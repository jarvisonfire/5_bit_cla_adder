==> flow/design.v <==
module dff (input clk, input d, output reg q);
    always @(posedge clk)
        q <= d;
endmodule
module black_cell(
    input  p_kj, g_kj,
    input  p_ji, g_ji,
    output p_ki, g_ki
);
    assign p_ki = p_kj & p_ji;
    assign g_ki = g_kj | (p_kj & g_ji);
endmodule
module gray_cell(
    input p_kj, g_kj,
    input g_ji,
    output g_ki
);
    assign g_ki = g_kj | (p_kj & g_ji);
endmodule
module brent_kung_5bit(
    input clk,
    input [4:0] a_in,
    input [4:0] b_in,
    output [4:0] sum_out,
    output cout_out
);
    wire [4:0] a, b;
    dff da0 (clk, a_in[0], a[0]);
    dff da1 (clk, a_in[1], a[1]);
    dff da2 (clk, a_in[2], a[2]);
    dff da3 (clk, a_in[3], a[3]);
    dff da4 (clk, a_in[4], a[4]);
    dff db0 (clk, b_in[0], b[0]);
    dff db1 (clk, b_in[1], b[1]);
    dff db2 (clk, b_in[2], b[2]);
    dff db3 (clk, b_in[3], b[3]);
    dff db4 (clk, b_in[4], b[4]);
    wire [4:0] P, G;
    assign P = a ^ b;
    assign G = a & b;
    wire p11, g11;
    black_cell L1_10 (P[1], G[1], P[0], G[0], p11, g11);
    wire p31, g31;
    black_cell L1_32 (P[3], G[3], P[2], G[2], p31, g31);
    wire p22, g22;
    black_cell L2_210 (P[2], G[2], p11, g11, p22, g22);
    wire p32, g32;
    black_cell L2_310 (p31, g31, p11, g11, p32, g32);
    wire p43, g43;
    black_cell L3_40123 (P[4], G[4], p32, g32, p43, g43);
    wire C1 = G[0];
    wire C2 = g11;
    wire C3 = g22;
    wire C4 = g32;
    wire C5 = g43;
    wire [4:0] sum;
    assign sum[0] = P[0];
    assign sum[1] = P[1] ^ C1;
    assign sum[2] = P[2] ^ C2;
    assign sum[3] = P[3] ^ C3;
    assign sum[4] = P[4] ^ C4;
    dff ds0 (.clk(clk), .d(sum[0]), .q(sum_out[0]));
    dff ds1 (.clk(clk), .d(sum[1]), .q(sum_out[1]));
    dff ds2 (.clk(clk), .d(sum[2]), .q(sum_out[2]));
    dff ds3 (.clk(clk), .d(sum[3]), .q(sum_out[3]));
    dff ds4 (.clk(clk), .d(sum[4]), .q(sum_out[4]));
    dff dcout (.clk(clk), .d(C5), .q(cout_out));
endmodule
`timescale 1ns / 1ps
module fpga_top(
    input wire clk,          
    input wire [15:0] sw,    
    output wire [15:0] led   
);
    wire [4:0] sum_wire;
    wire c5_wire;  
    brent_kung_5bit my_adder ( 
        .clk(clk),
        .a_in(sw[4:0]),     
        .b_in(sw[9:5]),     
        .sum_out(sum_wire),  
        .cout_out(c5_wire)   
    );
    assign led[4:0] = sum_wire;
    assign led[15] = c5_wire;
    assign led[14:5] = 10'b0;
endmodule
# From RTL to reports: fpga_top
# The steps from the RTL of fpga_top to its reports follow in flow order.
# Line numbers count from 1 in the design file above.
# A cell with -- has no value.
[inputs] top_module="fpga_top" clock_port="clk" cell_library="sky130hd" lib_corner="tt_025C_1v80"

# After elaboration
# Counts by Yosys on the flattened word-level netlist (proc, flatten, opt, wreduce; memories kept). Register bits leave out memories and registers merged into their read ports (data or address); mux counts leave out enables and synchronous resets folded into registers. Print and check cells are left out. Cells with the same type and inputs are merged into one.
[bits] reg_bits=16 wordCells=33
[classes] bitwise=17
[op_table] cell="bitwise AND 1 bit" count=6
[op_table] cell="OR 1 bit" count=5
[op_table] cell="bitwise AND 5 bit" count=1
[op_table] cell="XOR 5 bit" count=1
[op_table] cell="XOR 1 bit" count=4

# Logic depth
# Yosys ltp: most cells in a row. Word level: on the elaborated netlist, between registers, memories and ports. Mapped: between sequential cells and ports; inverters and the memories' decode and read muxes count.
[depth] depth_word=7 abc_area=0 depth_mapped=7 mapped_depth_nobuf=7

# After synthesis
# Yosys stat after the flow's synthesis: flattened, memories mapped to cells. It holds for the ABC_AREA given above (unset counts as 0); a run with the other value may have another netlist.
[by_type] type="sky130_fd_sc_hd__dfxtp_1" count=16 area_total_um2=320.307
[by_type] type="sky130_fd_sc_hd__buf_4" count=16 area_total_um2=120.115
[by_type] type="sky130_fd_sc_hd__fa_1" count=3 area_total_um2=60.058
[by_type] type="sky130_fd_sc_hd__inv_1" count=11 area_total_um2=41.29
[by_type] type="sky130_fd_sc_hd__ha_1" count=3 area_total_um2=37.536
[by_type] type="sky130_fd_sc_hd__a221oi_1" count=1 area_total_um2=8.758
[by_type] type="sky130_fd_sc_hd__xnor2_1" count=1 area_total_um2=8.758
[by_type] type="sky130_fd_sc_hd__nor2b_1" count=1 area_total_um2=6.256
[by_type] type="sky130_fd_sc_hd__conb_1" count=1 area_total_um2=3.754
[mapped] stdcells=53 yosys_area_um2=606.8 sequential_area_um2=320.3 flip_flops=16 n_buf=16
# By module: a second synthesis without flattening, with its own total; a netlist apart from the flattened one above.
[unflattened] cells_unflattened=47 hier_area_um2=573.0
# Rows give one instance, submodules left out.
[by_module] module="dff" instances=16 cells=1 mod_area_um2=20.0 seq_area_um2=20.0
[by_module] module="brent_kung_5bit" instances=1 cells=9 mod_area_um2=97.6 seq_area_um2=0.0
[by_module] module="fpga_top" instances=1 cells=12 mod_area_um2=86.3 seq_area_um2=0.0
[by_module] module="black_cell" instances=5 cells=2 mod_area_um2=13.8 seq_area_um2=0.0

# Path before layout
# Path of least setup slack by OpenSTA after synthesis, without wires, with an ideal clock, recovery checks aside; 20% of the period is set as input and as output delay. Where synthesis merged equal registers, the netlist keeps one of their names.
[synth_timing] path_type="register to register" from="reg my_adder.db0.q" to="reg my_adder.ds4.q" clock_period_ns=2.25 setup_ns=0.110 t_arrival_ns=1.632 t_required_ns=2.140 setup_slack_ns=0.508 path_delay_ns=1.742 path_stages=8 synth_period_reached_ns=1.742
# "path_delay_ns" = arrival - input delay + setup time.
# "path_stages": output pins that drive a net of the path, with the launching flip-flop's if there is one; two outputs of one cell count as two.
# "synth_period_reached_ns" is the clock period less the worst setup slack; recovery checks do not enter. This is arithmetic on one report: input and output delays are still those of the set period (20% each).
# Between the ends stands the longest chain of elaborated cells between them, by number of cells; it is not shown to be the way that was timed. Of several equally long chains one is given.
# A line is the first line of the expression or statement that the cell stems from. Yosys adds cells for indexed reads and writes and turns some case tables into memories.
[synth_between] cell_sequence="sky130_fd_sc_hd__dfxtp_1 sky130_fd_sc_hd__ha_1 sky130_fd_sc_hd__inv_1 sky130_fd_sc_hd__fa_1 sky130_fd_sc_hd__nor2b_1 sky130_fd_sc_hd__a221oi_1 sky130_fd_sc_hd__fa_1 sky130_fd_sc_hd__inv_1" elab_chain_len=6 cells_between=6 cone_lines=3
[synth_rtl] item="from (decl)" line_no=1 text="module dff (input clk, input d, output reg q);"
[synth_rtl] item="from (assign)" line_no=3 text="q <= d;"
[synth_rtl] item="bitwise AND 5 bit" line_no=40 text="assign G = a & b;"
[synth_rtl] item="bitwise AND 1 bit" line_no=11 text="assign g_ki = g_kj | (p_kj & g_ji);"
[synth_rtl] item="OR 1 bit" line_no=11
[synth_rtl] item="bitwise AND 1 bit" line_no=11
[synth_rtl] item="OR 1 bit" line_no=11
[synth_rtl] item="XOR 1 bit" line_no=61 text="assign sum[4] = P[4] ^ C4;"
[synth_rtl] item="to (assign)" line_no=3
[synth_rtl] item="to (decl)" line_no=1

# Worst path after layout
# Path of least setup slack in the final report of job 2 (OpenROAD, finished layout, wires in). Where an end is a register, its clock arrival counts in the times.
[layout_timing] path_type="register to register" from="reg my_adder.db0.q" to="reg my_adder.ds4.q" clock_period_ns=1.8 setup_ns=0.09 t_arrival_ns=1.82 t_required_ns=1.98 setup_slack_ns=0.16 path_stages=8
# Between the ends stands the longest chain of elaborated cells between them, by number of cells; it is not shown to be the way that was timed. Of several equally long chains one is given.
[layout_between] cell_sequence="sky130_fd_sc_hd__dfxtp_1 sky130_fd_sc_hd__ha_1 sky130_fd_sc_hd__inv_1 sky130_fd_sc_hd__fa_2 sky130_fd_sc_hd__nor2b_2 sky130_fd_sc_hd__a221oi_2 sky130_fd_sc_hd__fa_1 sky130_fd_sc_hd__inv_1" elab_chain_len=6 cells_between=6 cone_lines=3
[layout_rtl] item="from (decl)" line_no=1 text="module dff (input clk, input d, output reg q);"
[layout_rtl] item="from (assign)" line_no=3 text="q <= d;"
[layout_rtl] item="bitwise AND 5 bit" line_no=40 text="assign G = a & b;"
[layout_rtl] item="bitwise AND 1 bit" line_no=11 text="assign g_ki = g_kj | (p_kj & g_ji);"
[layout_rtl] item="OR 1 bit" line_no=11
[layout_rtl] item="bitwise AND 1 bit" line_no=11
[layout_rtl] item="OR 1 bit" line_no=11
[layout_rtl] item="XOR 1 bit" line_no=61 text="assign sum[4] = P[4] ^ C4;"
[layout_rtl] item="to (assign)" line_no=3
[layout_rtl] item="to (decl)" line_no=1

# Measured results for fpga_top: 2 stored runs of the Yosys and OpenROAD flow on sky130hd. The settings differ; the order carries no meaning. The constraints put input and output delay at 20% of the set period each and load the outputs with 0.01 pF.
# "achieved_period_ns" means the clock period less the worst setup slack. The figure is calculated, with input and output delays left at 20% of the set period.
# "worst_path_time_ns" is the time allowed to the run's worst setup path (the clock period less input and output delay, where it has them) less its slack. Clock arrival times count: a late capture clock shortens it, a late launch clock lengthens it.
# "fin_power_mw": no workload was simulated; the value follows from the tool's default switching activity.
run="job 1" settings period_ns=1.88 CORE_UTILIZATION=68 SETUP_SLACK_MARGIN=0.38 CELL_PAD_IN_SITES_DETAIL_PLACEMENT=0 TNS_END_PERCENT=15 GPL_ROUTABILITY_DRIVEN=0 SLEW_MARGIN=15 MAX_ROUTING_LAYER="met5" CAP_MARGIN=20 CORE_MARGIN=2
run="job 1" outcome="not finished: floorplanning ended with error PDN-0185"
run="job 2" settings period_ns=1.8 CORE_UTILIZATION=32 CAP_MARGIN=20 CORE_MARGIN=2 SLEW_MARGIN=20
run="job 2" results worst_path_time_ns=1.64 critical_path_type="register to register" synthArea_um2=606.8 dieArea_um2=2260.5 timing.setup.ws_ns=0.157 ws_hold_ns=0.454 final_util_pct=43.5 setupTns_ns=0.000 fin_power_mw=0.7465 layout_stdcell_area_um2=767.0 achieved_period_ns=1.643
